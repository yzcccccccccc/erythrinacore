==> flow/design.v <==
module DivCore(	 
  input         clock,	 
                reset,	 
                io_in_v,	 
  input  [32:0] io_a,	 
                io_b,	 
  output [32:0] io_quot,	 
                io_rem,	 
  output        io_out_v	 
);
  reg  [5:0]  compute_cnt;	 
  reg  [1:0]  state;	 
  reg  [1:0]  casez_tmp;	 
  always_comb begin	 
    casez (state)	 
      2'b00:
        casez_tmp = io_in_v ? 2'h1 : state;	 
      2'b01:
        casez_tmp = compute_cnt == 6'h0 ? 2'h2 : state;	 
      2'b10:
        casez_tmp = 2'h0;	 
      default:
        casez_tmp = state;	 
    endcase	 
  end  
  wire [32:0] a = io_a[32] ? ~io_a + 33'h1 : io_a;	 
  wire [32:0] b = io_b[32] ? ~io_b + 33'h1 : io_b;	 
  wire [32:0] _neg_b_T_1 = ~b + 33'h1;	 
  wire [33:0] neg_b = {_neg_b_T_1[32], _neg_b_T_1};	 
  reg  [32:0] quot_r;	 
  reg  [33:0] rem_r;	 
  wire [33:0] sub_res = rem_r + neg_b;	 
  wire        _GEN = state == 2'h1;	 
  wire        _GEN_0 = state == 2'h0 & io_in_v;	 
  always @(posedge clock) begin	 
    if (reset) begin	 
      compute_cnt <= 6'h0;	 
      state <= 2'h0;	 
    end
    else begin	 
      if (_GEN_0)	 
        compute_cnt <= 6'h21;	 
      else if (_GEN)	 
        compute_cnt <= compute_cnt - 6'h1;	 
      state <= casez_tmp;	 
    end
    if (_GEN) begin	 
      quot_r <= sub_res[33] ? {quot_r[31:0], 1'h0} : {quot_r[31:0], 1'h1};	 
      rem_r <= {sub_res[33] ? rem_r[32:0] : sub_res[32:0], quot_r[32]};	 
    end
    else if (_GEN_0) begin	 
      quot_r <= a;	 
      rem_r <= 34'h0;	 
    end
  end  
  assign io_quot = io_a[32] ^ io_b[32] ? ~quot_r + 33'h1 : quot_r;	 
  assign io_rem = io_a[32] ? ~(rem_r[33:1]) + 33'h1 : rem_r[33:1];	 
  assign io_out_v = state == 2'h2;	 
endmodule
module DivDebug(	 
  input         clock,	 
                reset,	 
                io_v,	 
  input  [31:0] io_a,	 
                io_b,	 
  input  [1:0]  io_op,	 
  output [31:0] io_res,	 
  output        io_res_valid	 
);
  wire [32:0] _div_inst_io_quot;	 
  wire [32:0] _div_inst_io_rem;	 
  DivCore div_inst (	 
    .clock    (clock),
    .reset    (reset),
    .io_in_v  (io_v),
    .io_a     ({~(io_op[0]) & io_a[31], io_a}),	 
    .io_b     ({~(io_op[0]) & io_b[31], io_b}),	 
    .io_quot  (_div_inst_io_quot),
    .io_rem   (_div_inst_io_rem),
    .io_out_v (io_res_valid)
  );	 
  assign io_res = io_op[1] ? _div_inst_io_rem[31:0] : _div_inst_io_quot[31:0];	 
endmodule
# Tool chain data of DivDebug
# What the tools print for DivDebug, step after step.
# Lines are those of the file above, counted from 1.
inputs:
  top_module: "DivDebug"
  clock_port: "clock"
  library: "sky130hd"
  corner: "tt_025C_1v80"

# Word level
# Source: Yosys, flattened and elaborated, memories not mapped. Widths are those after wreduce. Registers that Yosys merges into a memory's read port (data or address) are not register bits. Print and check cells do not count. Equal cells are merged and count once.
bits:
  reg_bits: 75
  output_inout_bits: 33
  wordCells: 48
classes:
  add_sub_neg: 7
  n_eq: 4
  muxes: 16
  n_logic: 10
  n_reduce_logical: 6
op_table:
  columns: ["op", "n"]
  rows:
  - ["33-bit two-way mux", 5]
  - ["33-bit by 1-bit adder with 33-bit output with constant B", 3]
  - ["33-bit inverter", 3]
  - ["32-bit two-way mux", 3]
  - ["34-bit two-way mux", 2]
  - ["32-bit by 1-bit adder with 32-bit output with constant B", 2]
  - ["32-bit inverter", 2]
  - ["34-bit adder", 1]
  - ["6-bit two-way mux", 2]
  - ["6-bit by 1-bit subtractor with 6-bit output with constant B", 1]
  - ["6-bit zero test", 1]
  - ["2-bit case mux with 3-bit select", 1]
  - ["2-bit != test with constant B", 2]
  - ["2-bit two-way mux", 2]
  - ["1-bit bitwise AND", 3]
  - ["3-bit AND reduction", 1]
  - ["3-bit nonzero test", 1]
  - ["2-bit by 1-bit == test with 1-bit output with constant B", 1]
  - ["2-bit == test with constant B", 1]
  - ["2-bit zero test", 1]
  - ["2-bit nonzero test", 1]
  - ["2-bit OR reduction", 1]
  - ["1-bit XOR", 1]
  - ["1-bit inverter", 1]
  - ["1-bit two-way mux", 1]

# Longest topological paths
# Longest topological path by Yosys (ltp), each cell counted once; first at word level (registers and memories cut), then after technology mapping (sequential cells cut; the memories' decode and read muxes count).
logic_depth:
  word_depth: 10
  ABC_AREA: 0
  depth_mapped: 24
  mapped_depth_nobuf: 22

# After synthesis
# The flow's flattened synthesis, as Yosys stat reports it; memories are mapped. The netlist is that of the ABC_AREA named above (0 if unset); the other value can give another one.
synth_totals:
  mapped_cells: 1144
  synth_area_mm2: 0.0089811
  ffs: 76
  buffers: 55
types:
  columns: ["cell", "n"]
  rows:
  - ["sky130_fd_sc_hd__edfxtp_1", 67]
  - ["sky130_fd_sc_hd__xnor2_1", 104]
  - ["sky130_fd_sc_hd__xor2_1", 71]
  - ["sky130_fd_sc_hd__nand2_1", 151]
  - ["sky130_fd_sc_hd__ha_1", 40]
  - ["sky130_fd_sc_hd__a21oi_1", 86]
  - ["sky130_fd_sc_hd__o21ai_0", 79]
  - ["sky130_fd_sc_hd__nor2_1", 89]
  - ["sky130_fd_sc_hd__a21o_1", 26]
  - ["sky130_fd_sc_hd__o31ai_1", 25]
  - ["sky130_fd_sc_hd__dfxtp_1", 9]
  - ["sky130_fd_sc_hd__o21ai_2", 20]
  - ["sky130_fd_sc_hd__clkbuf_1", 44]
  - ["sky130_fd_sc_hd__nand4_1", 24]
  - ["sky130_fd_sc_hd__nor3_1", 29]
  - ["sky130_fd_sc_hd__nand3_1", 25]
  - ["sky130_fd_sc_hd__or3_1", 20]
  - ["sky130_fd_sc_hd__mux2i_1", 12]
# Not listed: further types 57, cells in them 223.
# By module: a second synthesis without flattening, with its own total; a netlist apart from the flattened one above.
hier_totals:
  hier_cells: 1224
  area_unflattened_mm2: 0.0100046
# Each row is one instance without its submodules.
modules:
  columns: ["mod", "n_inst", "cells", "mod_area_mm2"]
  rows:
  - ["DivCore", 1, 1186, 0.0094478]
  - ["DivDebug", 1, 38, 0.0005568]

# Timing after synthesis
# Path of least setup slack by OpenSTA after synthesis, without wires, with an ideal clock, recovery checks aside; 20% of the period is set as input and as output delay. Where synthesis merged equal registers, the netlist keeps one of their names.
synth_timing:
  path_kind: "input -> register"
  startpoint: "input port io_b[0]"
  endpoint: "register div_inst.rem_r[31]"
  tclk_ns: 14.4
  t_first_pin_ns: 2.880
  arrival_time_ns: 7.799
  required_ns: 14.144
  setup_slack_ns: 6.346
  delay_ns: 5.175
  path_stages: 20
  n_path_buf: 1
  synth_period_reached_ns: 8.054
# "delay_ns" = arrival - input delay + setup time.
# "path_stages" counts driving pins, that of a launching flip-flop among them; a cell with two outputs on the path counts twice.
# "synth_period_reached_ns" = period - worst setup slack (recovery checks aside). The figure is calculated, with input and output delays left at 20% of the set period.
# Between the ends stands the longest chain of elaborated cells between them, by number of cells; it is not shown to be the way that was timed. Of several equally long chains one is given.
# A line is the first line of the expression or statement that the cell stems from. Yosys adds cells for indexed reads and writes and turns some case tables into memories.
synth_between:
  path_cell_list: "sky130_fd_sc_hd__inv_1 > sky130_fd_sc_hd__ha_1 > sky130_fd_sc_hd__nor3b_2 > sky130_fd_sc_hd__or3_1 > sky130_fd_sc_hd__nand4_1 > sky130_fd_sc_hd__nor3_1 > sky130_fd_sc_hd__nand3_1 > sky130_fd_sc_hd__a221oi_1 > sky130_fd_sc_hd__xnor2_1 > sky130_fd_sc_hd__ha_1 > sky130_fd_sc_hd__clkbuf_1 > sky130_fd_sc_hd__a21o_1 > sky130_fd_sc_hd__a41oi_1 > sky130_fd_sc_hd__o41ai_1 > sky130_fd_sc_hd__a2111oi_1 > sky130_fd_sc_hd__nor3_1 > sky130_fd_sc_hd__a2111oi_0 > sky130_fd_sc_hd__o211ai_2 > sky130_fd_sc_hd__and2_4 > sky130_fd_sc_hd__a31o_2"
  elab_chain_cells: 8
synth_rtl:
  columns: ["item", "line_no", "text"]
  rows:
  - ["start, declared", 65, "io_b,"]
  - ["33-bit inverter", 27, "wire [32:0] b = io_b[32] ? ~io_b + 33'h1 : io_b;"]
  - ["33-bit by 1-bit adder with 33-bit output", 27, null]
  - ["33-bit two-way mux", 27, null]
  - ["33-bit inverter", 28, "wire [32:0] _neg_b_T_1 = ~b + 33'h1;"]
  - ["33-bit by 1-bit adder with 33-bit output", 28, null]
  - ["34-bit adder", 32, "wire [33:0] sub_res = rem_r + neg_b;"]
  - ["33-bit two-way mux", 49, "rem_r <= {sub_res[33] ? rem_r[32:0] : sub_res[32:0], quot_r[32]};"]
  - ["34-bit two-way mux", 47, "if (_GEN) begin"]
  - ["end, assigned", 49, null]
  - ["end, assigned", 53, "rem_r <= 34'h0;"]
  - ["end, declared", 31, "reg [33:0] rem_r;"]

# Timing after layout
# Path of least setup slack in the final report of flow run 1 (OpenROAD, finished layout, wires in). Where an end is a register, its clock arrival counts in the times.
layout_timing:
  path_kind: "input -> register"
  startpoint: "input port io_b[31]"
  endpoint: "register div_inst.rem_r[33]"
  tclk_ns: 5.48
  t_first_pin_ns: 1.10
  arrival_time_ns: 6.17
  required_ns: 5.59
  setup_slack_ns: -0.58
  path_stages: 27
  n_path_buf: 8
# Between the ends stands the longest chain of elaborated cells between them, by number of cells; it is not shown to be the way that was timed. Of several equally long chains one is given.
layout_between:
  path_cell_list: "sky130_fd_sc_hd__clkdlybuf4s15_1 > sky130_fd_sc_hd__nor2b_1 > sky130_fd_sc_hd__buf_4 > sky130_fd_sc_hd__buf_4 > sky130_fd_sc_hd__buf_12 > sky130_fd_sc_hd__nand3_1 > sky130_fd_sc_hd__a21o_1 > sky130_fd_sc_hd__o211a_1 > sky130_fd_sc_hd__nand4bb_4 > sky130_fd_sc_hd__nor4_4 > sky130_fd_sc_hd__buf_6 > sky130_fd_sc_hd__a21oi_4 > sky130_fd_sc_hd__nor2_2 > sky130_fd_sc_hd__nor3_2 > sky130_fd_sc_hd__xor2_1 > sky130_fd_sc_hd__ha_1 > sky130_fd_sc_hd__a21oi_2 > sky130_fd_sc_hd__nand2b_1 > sky130_fd_sc_hd__buf_6 > sky130_fd_sc_hd__o31ai_4 > sky130_fd_sc_hd__nor3_4 > sky130_fd_sc_hd__a2111oi_4 > sky130_fd_sc_hd__buf_4 > sky130_fd_sc_hd__o211ai_4 > sky130_fd_sc_hd__and2_4 > sky130_fd_sc_hd__buf_6 > sky130_fd_sc_hd__a31o_2"
  elab_chain_cells: 9
layout_rtl:
  columns: ["item", "line_no", "text"]
  rows:
  - ["start, declared", 65, "io_b,"]
  - ["1-bit bitwise AND", 77, ".io_b ({~(io_op[0]) & io_b[31], io_b}),"]
  - ["33-bit inverter", 27, "wire [32:0] b = io_b[32] ? ~io_b + 33'h1 : io_b;"]
  - ["33-bit by 1-bit adder with 33-bit output", 27, null]
  - ["33-bit two-way mux", 27, null]
  - ["33-bit inverter", 28, "wire [32:0] _neg_b_T_1 = ~b + 33'h1;"]
  - ["33-bit by 1-bit adder with 33-bit output", 28, null]
  - ["34-bit adder", 32, "wire [33:0] sub_res = rem_r + neg_b;"]
  - ["33-bit two-way mux", 49, "rem_r <= {sub_res[33] ? rem_r[32:0] : sub_res[32:0], quot_r[32]};"]
  - ["34-bit two-way mux", 47, "if (_GEN) begin"]
  - ["end, assigned", 49, null]
  - ["end, assigned", 53, "rem_r <= 34'h0;"]
  - ["end, declared", 31, "reg [33:0] rem_r;"]

# Settings and measured results of 2 stored flow runs for module DivDebug (sky130hd), not sorted in any way. The constraints put input and output delay at 20% of the set period each and load the outputs with 0.01 pF.
# "totalPower_mw": no workload was simulated; the value follows from the tool's default switching activity.
runs:
  - name: "flow run 1"
    settings:
      period_ns: 5.48
      CORE_UTILIZATION: 56
      SETUP_SLACK_MARGIN: 0.28
      PLACE_DENSITY_LB_ADDON: 0.1
      CORE_ASPECT_RATIO: 0.71
      TNS_END_PERCENT: 70
      ABC_AREA: 0
      GPL_ROUTABILITY_DRIVEN: 0
      CTS_CLUSTER_DIAMETER: 172
      MAX_ROUTING_LAYER: "met4"
      CAP_MARGIN: 20
      CORE_MARGIN: 2
      SLEW_MARGIN: 20
    results:
      die_footprint_mm2: 0.017082
      fin_util_frac: 0.843
      totalPower_mw: 3.422
      final_cell_area_mm2: 0.0130613
      final_setup_ws_ns: -0.584
      timing.hold.ws_ns: 0.466
      tns_ns: -17.887
      post_synth_area_mm2: 0.0089811
  - name: "flow run 2"
    settings:
      period_ns: 4.05
      CORE_UTILIZATION: 18
      SETUP_SLACK_MARGIN: 1.16
      PLACE_DENSITY_LB_ADDON: 0.2
      CORE_ASPECT_RATIO: 1.54
      ABC_AREA: 0
      GPL_ROUTABILITY_DRIVEN: 1
      CTS_CLUSTER_SIZE: 76
      CTS_CLUSTER_DIAMETER: 259
      CAP_MARGIN: 35
      MIN_ROUTING_LAYER: "met1"
      CORE_MARGIN: 2
      SLEW_MARGIN: 20
    results:
      die_footprint_mm2: 0.0517399
      fin_util_frac: 0.313
      totalPower_mw: 4.852
      final_cell_area_mm2: 0.0154386
      final_setup_ws_ns: -1.323
      timing.hold.ws_ns: 0.458
      tns_ns: -43.795
      post_synth_area_mm2: 0.0089811
